==> flow/design.v <==
module lemmings(
    input clk,
    input areset,     
    input bump_left,
    input bump_right,
    input ground,
    input dig,
    output walk_left,
    output walk_right,
    output aaah,
    output digging ); 
    parameter L=3'd0, R=3'd1, F_L=3'd2, F_R=3'd3, D_L=3'd4, D_R=3'd5, SP=3'd6, D=3'd7;
    reg [2:0] state, next_state;
    reg [31:0] count;
    wire [31:0] next_count;
    wire en; 
    always @(*) begin
        case ( state )
            L		:	next_state = ground ? ( dig ? D_L : ( bump_left ? R : L ) ) : F_L;
            R		:	next_state = ground ? ( dig ? D_R : ( bump_right ? L : R ) ) : F_R;
            F_L		:	next_state = ground ? L : ( ( count == 32'd19 ) ? SP : F_L );
            F_R		:	next_state = ground ? R : ( ( count == 32'd19 ) ? SP : F_R );
            D_L		:	next_state = ground ? D_L : F_L;
            D_R		:	next_state = ground ? D_R : F_R;
            SP		:	next_state = ground ? D : SP;
            D		:	next_state = D;
            default	:	next_state = L;
        endcase
    end
    assign en = ( ( ( state == F_L ) | ( state == F_R ) ) & ~ground );
    assign next_count = ( en ? ( count + 1 ) : 32'b0 );
    always @(posedge clk, posedge areset) begin
        if (areset) begin
            state <= L;
            count <= 32'b0;
        end
        else begin
            state <= next_state;
            count <= next_count;
        end
    end
    assign walk_left	=	( state == L );
    assign walk_right	=	( state == R );
    assign aaah		=	( state == F_L ) | ( state == F_R ) | ( state == SP );
    assign digging		=	( state == D_L ) | ( state == D_R );
endmodule
---- From RTL to reports: lemmings ----
What the tools print for lemmings, step after step.
Lines are those of the file above, counted from 1.
Library cell names are shortened.
The mark -- stands for no value.
set-up
  design top .............................. lemmings
  clock ................................... clk
  cell library ............................ sky130hd
  timing corner ........................... tt_025C_1v80

---- Word-level counts ----
Yosys after proc, flatten, opt, wreduce and memory -nomap, before mapping. Enables and synchronous resets that opt folds into registers are not counted as muxes. Memory bits, and registers merged into a memory's read port (data or address), are not among the register bits. Print and check cells are not counted. Equal cells are merged and count once.
cells by class
  reductions and logical operators ........ 1
  mux-type cells .......................... 15
  add/sub/neg operators ................... 1
  equal/unequal tests ..................... 8
  bitwise logic cells ..................... 5
operators by type and width
  cell                                     number
  adder 32 x 1 -> 32 bit with constant B   1
  == test 32 x 5 -> 1 bit with constant B  1
  two-way mux 32 bit                       1
  two-way mux 3 bit                        10
  parallel mux 3 bit (select 8 bit)        1
  == test 3 bit with constant B            4
  == test 3 x 2 -> 1 bit with constant B   2
  bitwise OR 1 bit                         3
  == test 3 x 1 -> 1 bit with constant B   1
  zero test 3 bit                          1
  two-way mux 1 bit                        3
  bitwise AND 1 bit                        1
  NOT 1 bit                                1
word-level totals
  word-level cells ........................ 32
  output and inout port bits .............. 4
  input port bits ......................... 6
  register bits after elaboration ......... 35

---- Depth ----
Longest topological path by Yosys (ltp), each cell counted once; first at word level (registers and memories cut), then after technology mapping (sequential cells cut; the memories' decode and read muxes count).
logic depth
  depth after elaboration ................. 4
  ABC_AREA ................................ 1
  mapped depth ............................ 9
  gate-level depth less buffers ........... 9

---- Synthesis result ----
Source: synth_stat.txt of the flow (Yosys; design flattened, memories mapped). It holds for the ABC_AREA given above (unset counts as 0); a run with the other value may have another netlist.
Totals and module areas in this step are rounded.
synthesis totals
  area of sequential cells ................ 0.000977 mm^2
  standard cells after synthesis .......... 342
  flip-flops .............................. 39
  buffers ................................. 2
  synthesis area .......................... 0.00236 mm^2
cell types
  cell     number  total area (um^2)
  dfrtp_1  38      950.912
  nand2_1  94      352.838
  nor2_1   70      262.752
  inv_1    48      180.173
  a21oi_1  25      125.12
  nor2_4   10      112.608
  nand3_1  16      80.077
  o21ai_0  10      50.048
  nand2_2  6       37.536
  dfstp_2  1       26.275
  xor2_1   3       26.275
  nand2_4  2       22.522
  nor2_8   1       20.019
  o21a_1   2       15.014
  ha_1     1       12.512
  nor2_2   2       12.512
  o22ai_1  2       12.512
  buf_2    2       10.01
Not listed: further types 9, cells in them 9.

---- Path before layout ----
Source: OpenSTA report_checks on the synthesized netlist (no wires, ideal clock, input and output delay 20% of the period each), path of least setup slack; recovery checks are left aside. Register names are those of the netlist, which keeps one name where synthesis merged equal registers.
path after synthesis
  path kind ............................... flip-flop to flip-flop
  start ................................... register count[0]
  end ..................................... register count[16]
  setup slack ............................. 1124 ps
  data required time ...................... 2316 ps
  setup time .............................. 124 ps
  arrival time ............................ 1192 ps
  driving pins on the path ................ 8
  clock period ............................ 2440 ps
  path delay .............................. 1316 ps
  time at the first pin ................... 0 ps
  buffers on the path ..................... 0
  period reached after synthesis .......... 1316 ps
"path delay" = arrival - input delay + setup time.
"driving pins on the path" counts driving pins, that of a launching flip-flop among them; a cell with two outputs on the path counts twice.
"period reached after synthesis" is the clock period less the worst setup slack; recovery checks do not enter. This is arithmetic on one report: input and output delays are still those of the set period (20% each).
The rows between start and end are the longest chain of elaborated cells between them; the timing report does not say that the signal goes this way. Where chains are equally long, one stands for them.
Each line given opens the expression or statement behind the cell; cells for indexed reads and writes are added by Yosys, which also makes memories of some case tables.
on the way, after synthesis
  cells stage by stage .................... dfrtp_1 > ha_1 > nand2_1 > nor2_4 > nand2_4 > nor2_4 > xor2_1 > nor2_1
  length of the longest elaborated chain .. 2
  elaborated cells on any way between the ends .. 2
  source lines of those cells ............. 1
  classes of those cells .................. add/sub (1); mux (1)
RTL lines, path after synthesis
  element                 RTL line  RTL
  start: declaration      14        reg [31:0] count;
  start: assignment       35        count <= 32'b0;
  start: assignment       39        count <= next_count;
  adder 32 x 1 -> 32 bit  31        assign next_count = ( en ? ( count + 1 ) : 32'b0 );
  two-way mux 32 bit      31
  end: assignment         35
  end: assignment         39
  end: declaration        14

---- Path in the finished layout ----
From the final timing report of flow run 1: the path of least setup slack in the routed layout; clock arrival at registers is part of the times.
The report prints the path's times to 10 ps; the period is as set.
path after layout
  path kind ............................... flip-flop to flip-flop
  start ................................... register count[1]
  end ..................................... register count[30]
  data required time ...................... 1250 ps
  time at the first pin ................... 280 ps
  setup slack ............................. -320 ps
  driving pins on the path ................ 9
  arrival time ............................ 1570 ps
  setup time .............................. 100 ps
  clock period ............................ 1070 ps
  buffers on the path ..................... 0
The rows between start and end are the longest chain of elaborated cells between them; the timing report does not say that the signal goes this way. Where chains are equally long, one stands for them.
on the way, after layout
  cells stage by stage .................... dfrtp_1 > ha_2 > nand2_2 > nor2_4 > nand2_4 > nor2_4 > nand3_2 > nand2_1 > nor2_1
  length of the longest elaborated chain .. 2
  elaborated cells on any way between the ends .. 2
  source lines of those cells ............. 1
  classes of those cells .................. add/sub (1); mux (1)
RTL lines, path after layout
  element                 RTL line  RTL
  start: declaration      14        reg [31:0] count;
  start: assignment       35        count <= 32'b0;
  start: assignment       39        count <= next_count;
  adder 32 x 1 -> 32 bit  31        assign next_count = ( en ? ( count + 1 ) : 32'b0 );
  two-way mux 32 bit      31
  end: assignment         35
  end: assignment         39
  end: declaration        14

Appendix: measured runs

Below are 2 stored runs of the flow (Yosys, OpenROAD; platform sky130hd) on lemmings, each with its settings and what was measured, unordered. Constraints: input delay and output delay 20% of the set period each, output load 0.01 pF.
"clock period achieved" is the run's clock period less its worst setup slack. It is reckoned from that one timing run; input and output delays stay at 20% of the period that was set.
By "time on the worst setup path" is meant the share of the clock period that the worst setup path is allowed (20% is reserved at inputs, 20% at outputs), minus its slack. Clock arrival times at its registers enter into it.
"total power after layout" rests on the timing tool's default activity at the inputs, not on a simulated workload.
"time on the worst setup path" is given in steps of 10 ps.
The measured numbers are rounded.

======== flow run 1 ========
==> flow/run.sh <==
#!/bin/bash
# the make line also repeats the synthesis and layout settings of config.mk as NAME=value (left out here)
make -C /OpenROAD-flow-scripts/flow DESIGN_CONFIG=/design/flow/config.mk WORK_HOME=/design/flow/orfs CLKGATE_MAP_FILE= finish
==> flow/config.mk <==
export PLATFORM = sky130hd
export DESIGN_NAME = lemmings
export DESIGN_NICKNAME = lemmings
export VERILOG_FILES = /design/flow/design.v
export SDC_FILE = /design/flow/constraint.sdc
export NUM_CORES = 4
export LEC_CHECK = 0
export ABC_AREA = 1
export CAP_MARGIN = 20
export CORE_MARGIN = 9
export CORE_UTILIZATION = 48
export CTS_CLUSTER_SIZE = 24
export GPL_TIMING_DRIVEN = 0
export MAX_ROUTING_LAYER = met4
export PLACE_DENSITY_LB_ADDON = 0.06
export SLEW_MARGIN = 25
export TNS_END_PERCENT = 5
==> flow/constraint.sdc <==
create_clock -name core_clock -period 1.07 [get_ports {clk}]
set_input_delay 0.2140 -clock core_clock [delete_from_list [all_inputs] [get_ports {clk}]]
set_output_delay 0.2140 -clock core_clock [all_outputs]
set_load 0.01 [all_outputs]

-------- measured, flow run 1 --------
  chip area after synthesis (Yosys) ....... 0.00236 mm^2
  die size ................................ 0.00777 mm^2
  standard-cell area after routing ........ 0.00276 mm^2
  post-layout utilization ................. 0.581
  worst setup slack after layout .......... -316 ps
  final setup TNS ......................... -8180 ps
  total power after layout ................ 0.00294 W
  clock period achieved ................... 1386 ps
  time on the worst setup path ............ 1390 ps
  kind of the worst setup path ............ flip-flop to flip-flop

======== flow run 2 ========
==> flow/run.sh <==
#!/bin/bash
# the make line also repeats the synthesis and layout settings of config.mk as NAME=value (left out here)
make -C /OpenROAD-flow-scripts/flow DESIGN_CONFIG=/design/flow/config.mk WORK_HOME=/design/flow/orfs CLKGATE_MAP_FILE= finish
==> flow/config.mk <==
export PLATFORM = sky130hd
export DESIGN_NAME = lemmings
export DESIGN_NICKNAME = lemmings
export VERILOG_FILES = /design/flow/design.v
export SDC_FILE = /design/flow/constraint.sdc
export NUM_CORES = 4
export LEC_CHECK = 0
export CAP_MARGIN = 20
export CORE_MARGIN = 2
export CORE_UTILIZATION = 40
export SETUP_SLACK_MARGIN = 0.1
export SLEW_MARGIN = 20
==> flow/constraint.sdc <==
create_clock -name core_clock -period 1.84 [get_ports {clk}]
set_input_delay 0.3680 -clock core_clock [delete_from_list [all_inputs] [get_ports {clk}]]
set_output_delay 0.3680 -clock core_clock [all_outputs]
set_load 0.01 [all_outputs]

-------- measured, flow run 2 --------
  chip area after synthesis (Yosys) ....... 0.00203 mm^2
  die size ................................ 0.00566 mm^2
  standard-cell area after routing ........ 0.00244 mm^2
  post-layout utilization ................. 0.507
  worst setup slack after layout .......... 181 ps
  final setup TNS ......................... 0 ps
  total power after layout ................ 0.00158 W
  clock period achieved ................... 1659 ps
  time on the worst setup path ............ 1290 ps
  kind of the worst setup path ............ flip-flop to output port
